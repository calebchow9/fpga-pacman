==> flow/design.v <==
module game_logic (input logic Clk, Reset,
						 input [7:0] keycode,
						 input [31:0] counter,
						 input [31:0] dots_left,
						 input logic [9:0] pX, pY, rgX, rgY, bgX, bgY, ogX, ogY,
						 input logic [9:0] pSize, gSize,
						 input logic [9:0] score_from_reg,
						 input logic [3:0] fruits_from_reg,
						 input logic [7:0] lives_from_reg,
						 output logic Load_S,
						 output logic Load_F,
						 output logic Load_L,
						 output logic win, lose, pause, lifeDown,
						 output logic [3:0] fruits_to_reg,
						 output logic [9:0] score_to_reg,
						 output logic [7:0] lives_to_reg
);
	enum logic [4:0] {  Pause, 
							  Restart,
							  Run,
							  Fruit,
							  LifeDown,
							  LifeDownHold,
							  Game_over,
							  Game_won
						  }   State, Next_state;
	always_ff @ (posedge Clk)
	begin
		if (Reset) 
			State <= Restart;
		else 
			State <= Next_state;
	end
	always_comb
	begin 
		win = 1'b0;
		lose = 1'b0;
		pause = 1'b0;
		lifeDown = 1'b0;
		fruits_to_reg = 4'b0000;
		score_to_reg = 10'b0000000000;
		lives_to_reg = 8'b0;
		Load_S = 1'b0;
		Load_F = 1'b0;
		Load_L = 1'b0;
		Next_state = State;
		unique case (State)
			Restart:
				Next_state = Pause;
			Pause:
				begin
					if(keycode == 8'h28)
						Next_state = Run;
					else
						Next_state = Pause;
				end
			Run: 
				begin
					if(dots_left == 32'b11111111111111111111111111111111)
						Next_state = Game_won;
					else if(((pY+pSize) == (rgY-gSize) || (pY+pSize + 10'd1) == (rgY-gSize) || (pY+pSize - 10'd1) == (rgY-gSize) || (pY+pSize+10'd2) == (rgY-gSize) || (pY+pSize-10'd2) == (rgY-gSize)) &&
						(pX == rgX || (pX + 10'd1) == rgX || (pX - 10'd1) == rgX || (pX+10'd2) == rgX || (pX-10'd2) == rgX))
							Next_state = LifeDown;
					else if(((pY-pSize) == (rgY+gSize) || (pY-pSize + 10'd1) == (rgY+gSize) || (pY-pSize - 10'd1) == (rgY+gSize) || (pY-pSize+10'd2) == (rgY+gSize) || (pY-pSize-10'd2) == (rgY+gSize)) &&
							  (pX == rgX || (pX + 10'd1) == rgX || (pX - 10'd1) == rgX || (pX+10'd2) == rgX || (pX-10'd2) == rgX))
							Next_state = LifeDown;
					else if(((pX-pSize) == (rgX+gSize) || (pX-pSize + 10'd1) == (rgX+gSize) || (pX-pSize - 10'd1) == (rgX+gSize) || (pX-pSize+10'd2) == (rgX+gSize) || (pX-pSize-10'd2) == (rgX+gSize)) &&
							  (pY == rgY || (pY + 10'd1) == rgY || (pY - 10'd1) == rgY || (pY+10'd2) == rgY || (pY-10'd2) == rgY))
							Next_state = LifeDown;
					else if(((pX+pSize) == (rgX-gSize) || (pX+pSize + 10'd1) == (rgX-gSize) || (pX+pSize - 10'd1) == (rgX-gSize) || (pX+pSize+10'd2) == (rgX-gSize) || (pX+pSize-10'd2) == (rgX-gSize)) &&
							  (pY == rgY || (pY + 10'd1) == rgY || (pY - 10'd1) == rgY || (pY+10'd2) == rgY || (pY-10'd2) == rgY))
							Next_state = LifeDown;
					else if(((pY+pSize) == (ogY-gSize) || (pY+pSize + 10'd1) == (ogY-gSize) || (pY+pSize - 10'd1) == (ogY-gSize) || (pY+pSize+10'd2) == (ogY-gSize) || (pY+pSize-10'd2) == (ogY-gSize)) &&
						(pX == ogX || (pX + 10'd1) == ogX || (pX - 10'd1) == ogX || (pX+10'd2) == ogX || (pX-10'd2) == ogX))
							Next_state = LifeDown;
					else if(((pY-pSize) == (ogY+gSize) || (pY-pSize + 10'd1) == (ogY+gSize) || (pY-pSize - 10'd1) == (ogY+gSize) || (pY-pSize+10'd2) == (ogY+gSize) || (pY-pSize-10'd2) == (ogY+gSize)) &&
							  (pX == ogX || (pX + 10'd1) == ogX || (pX - 10'd1) == ogX || (pX+10'd2) == ogX || (pX-10'd2) == ogX))
							Next_state = LifeDown;
					else if(((pX-pSize) == (ogX+gSize) || (pX-pSize + 10'd1) == (ogX+gSize) || (pX-pSize - 10'd1) == (ogX+gSize) || (pX-pSize+10'd2) == (ogX+gSize) || (pX-pSize-10'd2) == (ogX+gSize)) &&
							  (pY == ogY || (pY + 10'd1) == ogY || (pY - 10'd1) == ogY || (pY+10'd2) == ogY || (pY-10'd2) == ogY))
							Next_state = LifeDown;
					else if(((pX+pSize) == (ogX-gSize) || (pX+pSize + 10'd1) == (ogX-gSize) || (pX+pSize - 10'd1) == (ogX-gSize) || (pX+pSize+10'd2) == (ogX-gSize) || (pX+pSize-10'd2) == (ogX-gSize)) &&
							  (pY == ogY || (pY + 10'd1) == ogY || (pY - 10'd1) == ogY || (pY+10'd2) == ogY || (pY-10'd2) == ogY))
							Next_state = LifeDown;
					else if(((pY+pSize) == (bgY-gSize) || (pY+pSize + 10'd1) == (bgY-gSize) || (pY+pSize - 10'd1) == (bgY-gSize) || (pY+pSize+10'd2) == (bgY-gSize) || (pY+pSize-10'd2) == (bgY-gSize)) &&
						(pX == bgX || (pX + 10'd1) == bgX || (pX - 10'd1) == bgX || (pX+10'd2) == bgX || (pX-10'd2) == bgX))
							Next_state = LifeDown;
					else if(((pY-pSize) == (bgY+gSize) || (pY-pSize + 10'd1) == (bgY+gSize) || (pY-pSize - 10'd1) == (bgY+gSize) || (pY-pSize+10'd2) == (bgY+gSize) || (pY-pSize-10'd2) == (bgY+gSize)) &&
							  (pX == bgX || (pX + 10'd1) == bgX || (pX - 10'd1) == bgX || (pX+10'd2) == bgX || (pX-10'd2) == bgX))
							Next_state = LifeDown;
					else if(((pX-pSize) == (bgX+gSize) || (pX-pSize + 10'd1) == (bgX+gSize) || (pX-pSize - 10'd1) == (bgX+gSize) || (pX-pSize+10'd2) == (bgX+gSize) || (pX-pSize-10'd2) == (bgX+gSize)) &&
							  (pY == bgY || (pY + 10'd1) == bgY || (pY - 10'd1) == bgY || (pY+10'd2) == bgY || (pY-10'd2) == bgY))
							Next_state = LifeDown;
					else if(((pX+pSize) == (bgX-gSize) || (pX+pSize + 10'd1) == (bgX-gSize) || (pX+pSize - 10'd1) == (bgX-gSize) || (pX+pSize+10'd2) == (bgX-gSize) || (pX+pSize-10'd2) == (bgX-gSize)) &&
							  (pY == bgY || (pY + 10'd1) == bgY || (pY - 10'd1) == bgY || (pY+10'd2) == bgY || (pY-10'd2) == bgY))
							Next_state = LifeDown;
					else
						begin
							if(pX >= 12 && pX <= 37 && pY >= 10 && pY <= 35)
								Next_state = Fruit;
							if(pX >= 370 && pX <= 395 && pY >= 10 && pY <= 35)
								Next_state = Fruit;
							if(pX >= 12 && pX <= 37 && pY >= 413 && pY <= 438)
								Next_state = Fruit;
							if(pX >= 370 && pX <= 395 && pY >= 413 && pY <= 438)
								Next_state = Fruit;
						end
					if(counter == 32'd0)
						Next_state = Game_over;
				end
			LifeDown: 
				begin
					if(lives_from_reg == 8'd2)
						Next_state = Game_over;
					else
						Next_state = LifeDownHold;
				end
			LifeDownHold:
				begin
					if(((pY+pSize) == (rgY-gSize) || (pY+pSize + 10'd1) == (rgY-gSize) || (pY+pSize - 10'd1) == (rgY-gSize) || (pY+pSize+10'd2) == (rgY-gSize) || (pY+pSize-10'd2) == (rgY-gSize)) &&
						(pX == rgX || (pX + 10'd1) == rgX || (pX - 10'd1) == rgX || (pX+10'd2) == rgX || (pX-10'd2) == rgX))
							Next_state = LifeDownHold;
					else if(((pY-pSize) == (rgY+gSize) || (pY-pSize + 10'd1) == (rgY+gSize) || (pY-pSize - 10'd1) == (rgY+gSize) || (pY-pSize+10'd2) == (rgY+gSize) || (pY-pSize-10'd2) == (rgY+gSize)) &&
							  (pX == rgX || (pX + 10'd1) == rgX || (pX - 10'd1) == rgX || (pX+10'd2) == rgX || (pX-10'd2) == rgX))
							Next_state = LifeDownHold;
					else if(((pX-pSize) == (rgX+gSize) || (pX-pSize + 10'd1) == (rgX+gSize) || (pX-pSize - 10'd1) == (rgX+gSize) || (pX-pSize+10'd2) == (rgX+gSize) || (pX-pSize-10'd2) == (rgX+gSize)) &&
							  (pY == rgY || (pY + 10'd1) == rgY || (pY - 10'd1) == rgY || (pY+10'd2) == rgY || (pY-10'd2) == rgY))
							Next_state = LifeDownHold;
					else if(((pX+pSize) == (rgX-gSize) || (pX+pSize + 10'd1) == (rgX-gSize) || (pX+pSize - 10'd1) == (rgX-gSize) || (pX+pSize+10'd2) == (rgX-gSize) || (pX+pSize-10'd2) == (rgX-gSize)) &&
							  (pY == rgY || (pY + 10'd1) == rgY || (pY - 10'd1) == rgY || (pY+10'd2) == rgY || (pY-10'd2) == rgY))
							Next_state = LifeDownHold;
					else if(((pY+pSize) == (ogY-gSize) || (pY+pSize + 10'd1) == (ogY-gSize) || (pY+pSize - 10'd1) == (ogY-gSize) || (pY+pSize+10'd2) == (ogY-gSize) || (pY+pSize-10'd2) == (ogY-gSize)) &&
						(pX == ogX || (pX + 10'd1) == ogX || (pX - 10'd1) == ogX || (pX+10'd2) == ogX || (pX-10'd2) == ogX))
							Next_state = LifeDownHold;
					else if(((pY-pSize) == (ogY+gSize) || (pY-pSize + 10'd1) == (ogY+gSize) || (pY-pSize - 10'd1) == (ogY+gSize) || (pY-pSize+10'd2) == (ogY+gSize) || (pY-pSize-10'd2) == (ogY+gSize)) &&
							  (pX == ogX || (pX + 10'd1) == ogX || (pX - 10'd1) == ogX || (pX+10'd2) == ogX || (pX-10'd2) == ogX))
							Next_state = LifeDownHold;
					else if(((pX-pSize) == (ogX+gSize) || (pX-pSize + 10'd1) == (ogX+gSize) || (pX-pSize - 10'd1) == (ogX+gSize) || (pX-pSize+10'd2) == (ogX+gSize) || (pX-pSize-10'd2) == (ogX+gSize)) &&
							  (pY == ogY || (pY + 10'd1) == ogY || (pY - 10'd1) == ogY || (pY+10'd2) == ogY || (pY-10'd2) == ogY))
							Next_state = LifeDownHold;
					else if(((pX+pSize) == (ogX-gSize) || (pX+pSize + 10'd1) == (ogX-gSize) || (pX+pSize - 10'd1) == (ogX-gSize) || (pX+pSize+10'd2) == (ogX-gSize) || (pX+pSize-10'd2) == (ogX-gSize)) &&
							  (pY == ogY || (pY + 10'd1) == ogY || (pY - 10'd1) == ogY || (pY+10'd2) == ogY || (pY-10'd2) == ogY))
							Next_state = LifeDownHold;
					else if(((pY+pSize) == (bgY-gSize) || (pY+pSize + 10'd1) == (bgY-gSize) || (pY+pSize - 10'd1) == (bgY-gSize) || (pY+pSize+10'd2) == (bgY-gSize) || (pY+pSize-10'd2) == (bgY-gSize)) &&
						(pX == bgX || (pX + 10'd1) == bgX || (pX - 10'd1) == bgX || (pX+10'd2) == bgX || (pX-10'd2) == bgX))
							Next_state = LifeDownHold;
					else if(((pY-pSize) == (bgY+gSize) || (pY-pSize + 10'd1) == (bgY+gSize) || (pY-pSize - 10'd1) == (bgY+gSize) || (pY-pSize+10'd2) == (bgY+gSize) || (pY-pSize-10'd2) == (bgY+gSize)) &&
							  (pX == bgX || (pX + 10'd1) == bgX || (pX - 10'd1) == bgX || (pX+10'd2) == bgX || (pX-10'd2) == bgX))
							Next_state = LifeDownHold;
					else if(((pX-pSize) == (bgX+gSize) || (pX-pSize + 10'd1) == (bgX+gSize) || (pX-pSize - 10'd1) == (bgX+gSize) || (pX-pSize+10'd2) == (bgX+gSize) || (pX-pSize-10'd2) == (bgX+gSize)) &&
							  (pY == bgY || (pY + 10'd1) == bgY || (pY - 10'd1) == bgY || (pY+10'd2) == bgY || (pY-10'd2) == bgY))
							Next_state = LifeDownHold;
					else if(((pX+pSize) == (bgX-gSize) || (pX+pSize + 10'd1) == (bgX-gSize) || (pX+pSize - 10'd1) == (bgX-gSize) || (pX+pSize+10'd2) == (bgX-gSize) || (pX+pSize-10'd2) == (bgX-gSize)) &&
							  (pY == bgY || (pY + 10'd1) == bgY || (pY - 10'd1) == bgY || (pY+10'd2) == bgY || (pY-10'd2) == bgY))
							Next_state = LifeDownHold;
					else
						Next_state = Run;
				end
			Fruit:
				Next_state = Run;
			Game_over: ;
			Game_won: ;
			default: ;
		endcase
		case (State)
			Restart: ;
			Pause: 
				pause = 1'b1;
			LifeDown: 
				begin
					lives_to_reg = lives_from_reg + 8'd1;
					Load_L = 1'b1;
					lifeDown = 1'b1;
				end
			LifeDownHold: 
				lifeDown = 1'b1;
			Game_over:
				begin
					lose = 1'b1;
					pause = 1'b1;
				end
			Game_won:
				begin
					win = 1'b1;
					pause = 1'b1;
				end
			Run: ;
			Fruit:
				begin
					if (fruits_from_reg[0] == 0 && (pX >= 12 && pX <= 37 && pY >= 10 && pY <= 35))
						begin
							fruits_to_reg = fruits_from_reg + 4'b0001;
							Load_F = 1'b1;
							score_to_reg <= score_from_reg + 10'd50;
							Load_S <= 1'b1;
						end
					else if (fruits_from_reg[1] == 0 && (pX >= 370 && pX <= 395 && pY >= 10 && pY <= 35))
						begin
							fruits_to_reg = fruits_from_reg + 4'b0010;
							Load_F = 1'b1;
							score_to_reg <= score_from_reg + 10'd50;
							Load_S <= 1'b1;
						end
					else if (fruits_from_reg[2] == 0 && (pX >= 12 && pX <= 37 && pY >= 413 && pY <= 438))
						begin
							fruits_to_reg = fruits_from_reg + 4'b0100;
							Load_F = 1'b1;
							score_to_reg <= score_from_reg + 10'd50;
							Load_S <= 1'b1;
						end
					else if (fruits_from_reg[3] == 0 && (pX >= 370 && pX <= 395 && pY >= 413 && pY <= 438))
						begin
							fruits_to_reg = fruits_from_reg + 4'b1000;
							Load_F = 1'b1;
							score_to_reg <= score_from_reg + 10'd50;
							Load_S <= 1'b1;
						end
				end
			default: ;
		endcase
	end 
endmodule
; ---- From RTL to reports: game_logic
; Tool output for the design above, in the order of the flow.
; Lines are those of the file above, counted from 1.
; Operators carry their Yosys type and port widths (W data, S select, Z words).
; The mark -- stands for no value.
[inputs]
top_module = game_logic
clk_port = Clk
lib = sky130hd
lib_corner = tt_025C_1v80

; ---- Word-level counts
; Counts by Yosys on the flattened word-level netlist (proc, flatten, opt, wreduce; memories kept). Register bits leave out memories and registers merged into their read ports (data or address). Print and check cells are left out. Cells with the same type and inputs are merged into one.
[word_totals]
ff_bits = 5
latch_bits = 0
ram_bits = 0
romBits = 0
clocked_rd_ports_x_width = 0
memories = 0
out_inout_bits = 29
word_cells = 318
[op_classes]
addsub = 46
n_mul = 0
div = 0
n_cmp = 8
equal = 101
shifts = 0
mux = 54
n_logic = 4
n_reduce_logical = 104
[op_table]
columns = op, count
row1 = $eq A10 B10 Y1, 90
row2 = $mux W5, 18
row3 = $add A10 B10 Y10, 8
row4 = $sub A10 B10 Y10, 8
row5 = $logic_or A1 B1 Y1, 72
row6 = $add A10 B1 Y10 const B, 6
row7 = $sub A10 B1 Y10 const B, 6
row8 = $add A10 B2 Y10 const B, 6
row9 = $sub A10 B2 Y10 const B, 6
row10 = $mux W10, 5
row11 = $mux W3, 12
row12 = $eq A32 B32 Y1 const B, 1
row13 = $logic_not A32 Y1, 1
row14 = $pmux W5 S6, 1
row15 = $logic_and A1 B1 Y1, 26
row16 = $ge A10 B4 Y1 const B, 2
row17 = $le A10 B6 Y1 const B, 2
row18 = $ge A10 B9 Y1 const B, 2
row19 = $le A10 B9 Y1 const B, 2
row20 = $eq A5 B3 Y1 const B, 4
row21 = $mux W4, 5
row22 = $ne A19 B19 Y1 const B, 1
row23 = $add A10 B6 Y10 const B, 1
row24 = $eq A5 B2 Y1 const B, 2
row25 = $mux W1, 10
row26 = $add A8 B1 Y8 const B, 1
row27 = $eq A8 B2 Y1 const B, 1
row28 = $eq A8 B6 Y1 const B, 1
; Other operator kinds: 13; their cells: 17.

; ---- Logic depth
; Yosys ltp: most cells in a row. Word level: on the elaborated netlist, between registers, memories and ports. Mapped: between sequential cells and ports; inverters and the memories' decode and read muxes count.
[logic_depth]
depth_word = 23
abc_area = 0
depth_mapped = 21
depth_no_buf = 18

; ---- Netlist
; The flow's flattened synthesis, as Yosys stat reports it; memories are mapped. The netlist is that of the ABC_AREA named above (0 if unset); the other value can give another one.
[mapped]
cell_count = 2963
area_um2 = 21363.0
seq_area_um2 = 160.2
ff_cells = 8
buf_cells = 153
[types]
columns = cell, count, area_total_um2
row1 = sky130_fd_sc_hd__xnor2_1, 464, 4.06E+03
row2 = sky130_fd_sc_hd__ha_1, 181, 2.26E+03
row3 = sky130_fd_sc_hd__xor2_1, 246, 2.15E+03
row4 = sky130_fd_sc_hd__nor2_1, 221, 829.546
row5 = sky130_fd_sc_hd__a21oi_1, 136, 680.653
row6 = sky130_fd_sc_hd__nor3_1, 133, 665.638
row7 = sky130_fd_sc_hd__nand3_1, 129, 645.619
row8 = sky130_fd_sc_hd__nand2_1, 166, 623.098
row9 = sky130_fd_sc_hd__o21ai_0, 99, 495.475
row10 = sky130_fd_sc_hd__xnor3_1, 22, 495.475
row11 = sky130_fd_sc_hd__nand4_1, 72, 450.432
row12 = sky130_fd_sc_hd__nor4_1, 72, 450.432
row13 = sky130_fd_sc_hd__clkbuf_1, 109, 409.142
row14 = sky130_fd_sc_hd__inv_1, 101, 379.114
row15 = sky130_fd_sc_hd__fa_1, 16, 320.307
row16 = sky130_fd_sc_hd__nand2b_1, 50, 312.8
row17 = sky130_fd_sc_hd__a211oi_1, 38, 285.274
row18 = sky130_fd_sc_hd__nor2b_1, 44, 275.264
; Other cell types: 99; their cells: 664.

; ---- Timing after synthesis
; Source: OpenSTA report_checks on the synthesized netlist (no wires, ideal clock, input and output delay 20% of the period each), path of least setup slack; recovery checks are left aside. Register names are those of the netlist, which keeps one name where synthesis merged equal registers.
[synth_timing]
path_kind = input -> register
startpoint = input pY[0]
endpoint = register State
tclk_ns = 5.32
setup_time_ns = 0.115
t_first_pin_ns = 1.064
arrival_ns = 5.459
required_time_ns = 5.205
path_slack_ns = -0.255
delay_ns = 4.510
driving_pins = 21
synth_period_reached_ns = 5.575
; "delay_ns" = arrival - input delay + setup time.
; "driving_pins" counts driving pins, that of a launching flip-flop among them; a cell with two outputs on the path counts twice.
; "synth_period_reached_ns" is the clock period less the worst setup slack; recovery checks do not enter. This is arithmetic on one report: input and output delays are still those of the set period (20% each).
; Where an end lacks its bit number, it is one bit of the signal, or one of the new flip-flops if synthesis recoded a state register.
; Between the ends stands the longest chain of elaborated cells between them, by number of cells; it is not shown to be the way that was timed. Of several equally long chains one is given.
; A line is the first line of the expression or statement that the cell stems from. Yosys adds cells for indexed reads and writes and turns some case tables into memories.
[synth_via]
cell_sequence = sky130_fd_sc_hd__clkbuf_1 sky130_fd_sc_hd__inv_1 sky130_fd_sc_hd__ha_1 sky130_fd_sc_hd__fa_1 sky130_fd_sc_hd__clkbuf_1 sky130_fd_sc_hd__inv_1 sky130_fd_sc_hd__ha_1 sky130_fd_sc_hd__buf_1 sky130_fd_sc_hd__nand3_1 sky130_fd_sc_hd__mux2i_1 sky130_fd_sc_hd__and4_1 sky130_fd_sc_hd__nand3_1 sky130_fd_sc_hd__xnor2_2 sky130_fd_sc_hd__xnor2_1 sky130_fd_sc_hd__a2111oi_0 sky130_fd_sc_hd__nor3b_1 sky130_fd_sc_hd__a2111oi_2 sky130_fd_sc_hd__a31o_1 sky130_fd_sc_hd__nor2b_1 sky130_fd_sc_hd__and4b_1 sky130_fd_sc_hd__and3_1
elab_chain_len = 22
cells_between = 152
classes_between = 14 x add/sub; 4 x compare; 46 x eq/ne; 31 x mux; 57 x reduce/logical
[synth_lines]
columns = item, line_no
row1 = "start, declared", 5  ; input logic [9:0] pX, pY, rgX, rgY, bgX, bgY, ogX, ogY,
row2 = $ge A10 B4 Y1, 99  ; if(pX >= 12 && pX <= 37 && pY >= 10 && pY <= 35)
row3 = $logic_and A1 B1 Y1 x2, 99
row4 = $mux W5, 99
row5 = $mux W5, 101  ; if(pX >= 370 && pX <= 395 && pY >= 10 && pY <= 35)
row6 = $mux W5, 103  ; if(pX >= 12 && pX <= 37 && pY >= 413 && pY <= 438)
row7 = $mux W5, 105  ; if(pX >= 370 && pX <= 395 && pY >= 413 && pY <= 438)
row8 = $mux W5, 94  ; else if(((pX+pSize) == (bgX-gSize) || (pX+pSize + 10'd1) == (bgX-gSize) || (pX+pSize - 10'd1) == (bgX-gSize) | ...
row9 = (+7 left out), --
row10 = $mux W5, 70  ; else if(((pX+pSize) == (rgX-gSize) || (pX+pSize + 10'd1) == (rgX-gSize) || (pX+pSize - 10'd1) == (rgX-gSize) | ...
row11 = $mux W5, 67  ; else if(((pX-pSize) == (rgX+gSize) || (pX-pSize + 10'd1) == (rgX+gSize) || (pX-pSize - 10'd1) == (rgX+gSize) | ...
row12 = $mux W5, 64  ; else if(((pY-pSize) == (rgY+gSize) || (pY-pSize + 10'd1) == (rgY+gSize) || (pY-pSize - 10'd1) == (rgY+gSize) | ...
row13 = $mux W5, 61  ; else if(((pY+pSize) == (rgY-gSize) || (pY+pSize + 10'd1) == (rgY-gSize) || (pY+pSize - 10'd1) == (rgY-gSize) | ...
row14 = $mux W5, 59  ; if(dots_left == 32'b11111111111111111111111111111111)
row15 = $mux W5, 108  ; if(counter == 32'd0)
row16 = $pmux W5 S6, 47  ; unique case (State)
row17 = "end, assigned", 30  ; State <= Restart;
row18 = "end, assigned", 32  ; State <= Next_state;
row19 = "end, declared", 26  ; } State, Next_state;

; ---- Path in the finished layout
; Path of least setup slack in the final report of entry A (OpenROAD, finished layout, wires in). Where an end is a register, its clock arrival counts in the times.
[layout_timing]
path_kind = input -> output
startpoint = input pX[2]
endpoint = output (no name shown)
tclk_ns = 11.8
output_delay_ns = 2.36
t_first_pin_ns = 2.36
arrival_ns = 6.77
required_time_ns = 9.44
path_slack_ns = 2.67
driving_pins = 14
; Between the ends stands the longest chain of elaborated cells between them, by number of cells; it is not shown to be the way that was timed. Of several equally long chains one is given.
[layout_via]
cell_sequence = sky130_fd_sc_hd__clkdlybuf4s50_1 sky130_fd_sc_hd__inv_1 sky130_fd_sc_hd__ha_1 sky130_fd_sc_hd__nand2_1 sky130_fd_sc_hd__a211oi_1 sky130_fd_sc_hd__mux2i_1 sky130_fd_sc_hd__or4b_2 sky130_fd_sc_hd__or3_1 sky130_fd_sc_hd__o31ai_1 sky130_fd_sc_hd__o31ai_1 sky130_fd_sc_hd__buf_4 sky130_fd_sc_hd__inv_1 sky130_fd_sc_hd__and2_1 sky130_fd_sc_hd__clkdlybuf4s50_1
elab_chain_len = 10
cells_between = 23
classes_between = 4 x compare; 5 x mux; 14 x reduce/logical
[layout_lines]
columns = item, line_no
row1 = "start, declared", 5  ; input logic [9:0] pX, pY, rgX, rgY, bgX, bgY, ogX, ogY,
row2 = $ge A10 B9 Y1, 211  ; else if (fruits_from_reg[3] == 0 && (pX >= 370 && pX <= 395 && pY >= 413 && pY <= 438))
row3 = $logic_and A1 B1 Y1 x4, 211
row4 = $mux W10, 211
row5 = $mux W10, 204  ; else if (fruits_from_reg[2] == 0 && (pX >= 12 && pX <= 37 && pY >= 413 && pY <= 438))
row6 = $mux W10, 197  ; else if (fruits_from_reg[1] == 0 && (pX >= 370 && pX <= 395 && pY >= 10 && pY <= 35))
row7 = $mux W10, 190  ; if (fruits_from_reg[0] == 0 && (pX >= 12 && pX <= 37 && pY >= 10 && pY <= 35))
row8 = $mux W10, 165  ; case (State)
row9 = "end, declared", 15

Data sheet: physical implementation of game_logic

Record of 2 stored runs of the RTL-to-layout flow on game_logic, platform sky130hd. The runs are unordered. Constraints: input delay and output delay 20% of the set period each, output load 0.01 pF.
By "timing.achieved_period_ns" is meant the clock period of the run minus its worst setup slack. This is arithmetic on one report: input and output delays are still those of the set period (20% each).
By "total_power_uw" is meant OpenSTA's value without simulated activity: inputs other than the clock are taken to toggle once in ten clock periods, and the tool carries that through the logic.

# entry A
==> flow/run.sh <==
#!/bin/bash
# the make line also repeats the synthesis and layout settings of config.mk as NAME=value (left out here)
make -C /OpenROAD-flow-scripts/flow DESIGN_CONFIG=/design/flow/config.mk WORK_HOME=/design/flow/orfs CLKGATE_MAP_FILE= finish
==> flow/config.mk <==
export PLATFORM = sky130hd
export DESIGN_NAME = game_logic
export DESIGN_NICKNAME = game_logic
export VERILOG_FILES = /design/flow/design.v
export SDC_FILE = /design/flow/constraint.sdc
export NUM_CORES = 4
export LEC_CHECK = 0
export CAP_MARGIN = 20
export CELL_PAD_IN_SITES_DETAIL_PLACEMENT = 0
export CORE_ASPECT_RATIO = 1.08
export CORE_MARGIN = 3
export CORE_UTILIZATION = 66
export CTS_CLUSTER_SIZE = 90
export GPL_TIMING_DRIVEN = 1
export MAX_ROUTING_LAYER = met5
export MIN_ROUTING_LAYER = met1
export PLACE_DENSITY_LB_ADDON = 0.18
export SETUP_SLACK_MARGIN = -0.39
export SLEW_MARGIN = 20
export TNS_END_PERCENT = 5
==> flow/constraint.sdc <==
create_clock -name core_clock -period 11.8 [get_ports {Clk}]
set_input_delay 2.3600 -clock core_clock [delete_from_list [all_inputs] [get_ports {Clk}]]
set_output_delay 2.3600 -clock core_clock [all_outputs]
set_load 0.01 [all_outputs]

==> entry A: results <==
timing.achieved_period_ns=9.134
util_pct=75.6
total_die_area_um2=34564.8
total_power_uw=2333
ws_setup_ns=2.666
finalCellArea_um2=23759.0
yosys.chip_area_um2=21363.0

# entry B
==> flow/run.sh <==
#!/bin/bash
# the make line also repeats the synthesis and layout settings of config.mk as NAME=value (left out here)
make -C /OpenROAD-flow-scripts/flow DESIGN_CONFIG=/design/flow/config.mk WORK_HOME=/design/flow/orfs CLKGATE_MAP_FILE= finish
==> flow/config.mk <==
export PLATFORM = sky130hd
export DESIGN_NAME = game_logic
export DESIGN_NICKNAME = game_logic
export VERILOG_FILES = /design/flow/design.v
export SDC_FILE = /design/flow/constraint.sdc
export NUM_CORES = 4
export LEC_CHECK = 0
export ABC_AREA = 0
export CAP_MARGIN = 5
export CORE_MARGIN = 2
export CORE_UTILIZATION = 49
export CTS_CLUSTER_SIZE = 19
export GPL_TIMING_DRIVEN = 1
export HOLD_SLACK_MARGIN = 0.22
export MAX_ROUTING_LAYER = met5
export PLACE_DENSITY_LB_ADDON = 0.14
export SETUP_SLACK_MARGIN = 1.76
export SLEW_MARGIN = 20
==> flow/constraint.sdc <==
create_clock -name core_clock -period 10.3 [get_ports {Clk}]
set_input_delay 2.0600 -clock core_clock [delete_from_list [all_inputs] [get_ports {Clk}]]
set_output_delay 2.0600 -clock core_clock [all_outputs]
set_load 0.01 [all_outputs]

==> entry B: results <==
timing.achieved_period_ns=8.271
util_pct=55.7
total_die_area_um2=45283.8
total_power_uw=2677
ws_setup_ns=2.029
finalCellArea_um2=24001.8
yosys.chip_area_um2=21363.0
