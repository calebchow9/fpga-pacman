==> flow/design.v <==
module counter_reg (input Clk, Reset, Load,
					input [31:0] Data_in,
					output logic [31:0] Data_out
);
			always_ff @(posedge Clk)
			begin
				if(Reset)
					Data_out <= 32'd150;
				else if(Load)
					Data_out <= Data_in;
			end
endmodule
module second_counter (input Clk, Reset,
							  output logic sec, 
							  output logic [31:0] counter_out
);
	logic Load_C;
	logic [31:0] counter_to_reg, counter_from_reg;
	logic dot_to_reg, dot_from_reg;
	reg [25:0] accum = 0;
	wire pps = (accum == 0);
	initial
		begin
			  dot_to_reg = 1'b1;
		end
	counter_reg cr(.Clk(Clk), .Reset(Reset), .Load(Load_C), .Data_in(counter_to_reg), .Data_out(counter_from_reg));
	assign counter_out = counter_from_reg;
	always @(posedge Clk) begin
		Load_C <= 1'b0;
		sec <= 1'b0;
		accum <= (pps ? 50_000_000 : accum) - 1;
		 if (pps) begin
			  sec <= 1'b1;
			  if(counter_from_reg == 32'd0)
					counter_to_reg <= 32'd0;
			  else
					counter_to_reg <= counter_from_reg - 32'd1;
			  Load_C <= 1'b1;
		 end
	end
endmodule
# --- Reports on second_counter ---
# The steps from the RTL of second_counter to its reports follow in flow order.
# Line numbers count from 1 in the design file above.
# Library cell names are shortened.
setup:
  top_module: "second_counter"
  clk_port: "Clk"
  lib: "sky130hd"
  lib_corner: "tt_025C_1v80"

# --- Elaborated design ---
# Yosys after proc, flatten, opt, wreduce and memory -nomap, before mapping. Enables and synchronous resets that opt folds into registers are not counted as muxes. Memory bits, and registers merged into a memory's read port (data or address), are not among the register bits. Print and check cells are not counted. Equal cells are merged and count once.
word_totals:
  inputBits: 2
  out_inout_bits: 33
  wordCells: 10
  regBits: 91
op_classes:
  n_reduce_logical: 2
  n_addsub: 2
  n_mux: 2
ops:
  columns: ["operator", "n"]
  rows:
  - ["subtractor 32 x 1 -> 32 bit (second input constant)", 1]
  - ["zero test 32 bit", 1]
  - ["subtractor 26 x 1 -> 26 bit (second input constant)", 1]
  - ["zero test 26 bit", 1]
  - ["two-way mux 26 bit", 1]
  - ["two-way mux 1 bit", 1]

# --- Logic depth ---
# Longest topological path by Yosys (ltp), each cell counted once; first at word level (registers and memories cut), then after technology mapping (sequential cells cut; the memories' decode and read muxes count).
logic_depth:
  ltp_word: 3
  abc_area: 0
  mapped_depth: 8
  depth_no_buf: 7

# --- After synthesis ---
# The flow's flattened synthesis, as Yosys stat reports it; memories are mapped. The netlist is that of the ABC_AREA named above (0 if unset); the other value can give another one.
# The area totals of this step are shown rounded.
by_type:
  columns: ["cell", "n", "type_area_um2"]
  rows:
  - ["dfxtp_1", 59, 1.18E+03]
  - ["edfxtp_1", 32, 960.922]
  - ["mux2i_1", 31, 310.298]
  - ["nor2_1", 71, 266.506]
  - ["xor2_1", 26, 227.718]
  - ["nor3_1", 22, 110.106]
  - ["xnor2_1", 11, 96.342]
  - ["nand2_1", 22, 82.579]
  - ["nor4_1", 10, 62.56]
  - ["mux2_2", 5, 56.304]
  - ["or3_1", 7, 43.792]
  - ["nor3_2", 4, 40.038]
  - ["clkbuf_1", 10, 37.536]
  - ["or4_1", 5, 37.536]
  - ["nand3_1", 7, 35.034]
  - ["and3_1", 4, 25.024]
  - ["ha_1", 2, 25.024]
  - ["nor4b_4", 1, 23.773]
# Not listed: further types 25, cells in them 50.
mapped:
  mapped_area_um2: 3970
  n_buf: 16
  sequential_area_um2: 2140
  ffs: 91
  cell_count: 379
# The figures by module come from a second, unflattened synthesis with its own total; it is not the netlist above.
unflattened:
  cells_unflattened: 380
  hier_area_um2: 4030
# Rows give one instance, submodules left out.
modules:
  columns: ["module", "mod_seq_area_um2", "n_inst", "mod_area_um2", "n_cells"]
  rows:
  - ["second_counter", 1500, 1, 2860, 277]
  - ["counter_reg", 641, 1, 1170, 103]

# --- Path before layout ---
# OpenSTA on the mapped netlist: ideal clock, no wires. The path of least setup slack (recovery checks aside). Input and output delay are each 20% of the period. Register names are those of the netlist, which keeps one name where synthesis merged equal registers.
synth_timing:
  kind: "reg-to-reg"
  start: "register cr.Data_out[0]"
  end: "register counter_to_reg[26]"
  path_stages: 9
  t_first_pin_ns: 0.000
  required_ns: 3.220
  delay_ns: 2.285
  path_buffers: 1
  setup_slack_ns: 1.195
  tclk_ns: 3.48
  setup_ns: 0.260
  arrival_ns: 2.025
  period_less_setup_slack_ns: 2.285
# "delay_ns" is the arrival time less input delay plus setup time.
# "path_stages": output pins that drive a net of the path, with the launching flip-flop's if there is one; two outputs of one cell count as two.
# "period_less_setup_slack_ns" = period - worst setup slack (recovery checks aside). The figure is calculated, with input and output delays left at 20% of the set period.
# The rows between start and end are the longest chain of elaborated cells between them; the timing report does not say that the signal goes this way. Where chains are equally long, one stands for them.
# A line is the first line of the expression or statement that the cell stems from. Yosys adds cells for indexed reads and writes and turns some case tables into memories.
synth_between:
  cell_sequence: "dfxtp_1 > inv_1 > ha_1 > or4b_1 > clkbuf_1 > nor2_1 > nand2_1 > nor4_2 > mux2_2"
  elab_chain_cells: 1
  cells_between: 2
  lines_between: 2
  classes_between: "1 x add/sub; 1 x reduce/logical"
synth_lines:
  columns: ["item", "line_no", "text"]
  rows:
  - ["from (decl)", 3, "output logic [31:0] Data_out"]
  - ["from (assign)", 8, "Data_out <= 32'd150;"]
  - ["from (assign)", 10, "Data_out <= Data_in;"]
  - ["subtractor 32 x 1 -> 32 bit", 37, "counter_to_reg <= counter_from_reg - 32'd1;"]
  - ["to (assign)", 35, "counter_to_reg <= 32'd0;"]
  - ["to (assign)", 37, null]
  - ["to (decl)", 18, "logic [31:0] counter_to_reg, counter_from_reg;"]

# --- Worst path after layout ---
# Path of least setup slack in the final report of run A (OpenROAD, finished layout, wires in). Where an end is a register, its clock arrival counts in the times.
layout_timing:
  kind: "reg-to-reg"
  start: "register cr.Data_out[0]"
  end: "register counter_to_reg[26]"
  path_buffers: 1
  required_ns: 4.44
  tclk_ns: 4.35
  arrival_ns: 2.69
  setup_ns: 0.24
  setup_slack_ns: 1.75
  path_stages: 9
  t_first_pin_ns: 0.34
# The rows between start and end are the longest chain of elaborated cells between them; the timing report does not say that the signal goes this way. Where chains are equally long, one stands for them.
layout_between:
  cell_sequence: "dfxtp_1 > inv_1 > ha_1 > or4b_1 > clkbuf_1 > nor2_1 > nand2_1 > nor4_2 > mux2_2"
  elab_chain_cells: 1
  cells_between: 2
  lines_between: 2
  classes_between: "1 x add/sub; 1 x reduce/logical"
layout_lines:
  columns: ["item", "line_no", "text"]
  rows:
  - ["from (decl)", 3, "output logic [31:0] Data_out"]
  - ["from (assign)", 8, "Data_out <= 32'd150;"]
  - ["from (assign)", 10, "Data_out <= Data_in;"]
  - ["subtractor 32 x 1 -> 32 bit", 37, "counter_to_reg <= counter_from_reg - 32'd1;"]
  - ["to (assign)", 35, "counter_to_reg <= 32'd0;"]
  - ["to (assign)", 37, null]
  - ["to (decl)", 18, "logic [31:0] counter_to_reg, counter_from_reg;"]

# Module second_counter, platform sky130hd: 2 stored runs of the flow (Yosys, OpenROAD) with differing settings, in no particular order. Input and output delays are each 20% of the period that was set; the output load is 0.01 pF.
# "worst_setup_path_time_ns": the worst setup path's part of the clock period (all of it between registers, 20% less for each end at a port) less its slack. A launch clock that arrives late makes it longer, a capture clock that arrives late makes it shorter.
# Measured values are rounded.
runs:
  - name: "run A"
    settings:
      period_ns: 4.35
      CORE_UTILIZATION: 54
      PLACE_DENSITY_LB_ADDON: 0.27
      CORE_ASPECT_RATIO: 0.59
      CORE_MARGIN: 7
      CELL_PAD_IN_SITES_DETAIL_PLACEMENT: 0
      ABC_AREA: 0
      GPL_TIMING_DRIVEN: 0
      SLEW_MARGIN: 0
      MIN_ROUTING_LAYER: "met1"
      CAP_MARGIN: 20
    results:
      worst_setup_path_time_ns: 2.60
      worstPathKind: "reg-to-reg"
      tns_ns: 0.000
      yosys_chip_area_um2: 3970
      final_stdcell_area_um2: 4710
      dieArea_um2: 10000
      setup_worst_slack_ns: 1.75
      hold_worst_slack_ns: 0.428
  - name: "run B"
    settings:
      period_ns: 3.62
      CORE_UTILIZATION: 26
      GPL_TIMING_DRIVEN: 0
      CTS_CLUSTER_DIAMETER: 261
      CAP_MARGIN: 20
      CORE_MARGIN: 2
      SLEW_MARGIN: 20
    results:
      worst_setup_path_time_ns: 2.63
      worstPathKind: "reg-to-reg"
      tns_ns: 0.000
      yosys_chip_area_um2: 3970
      final_stdcell_area_um2: 4820
      dieArea_um2: 16300
      setup_worst_slack_ns: 0.993
      hold_worst_slack_ns: 0.427
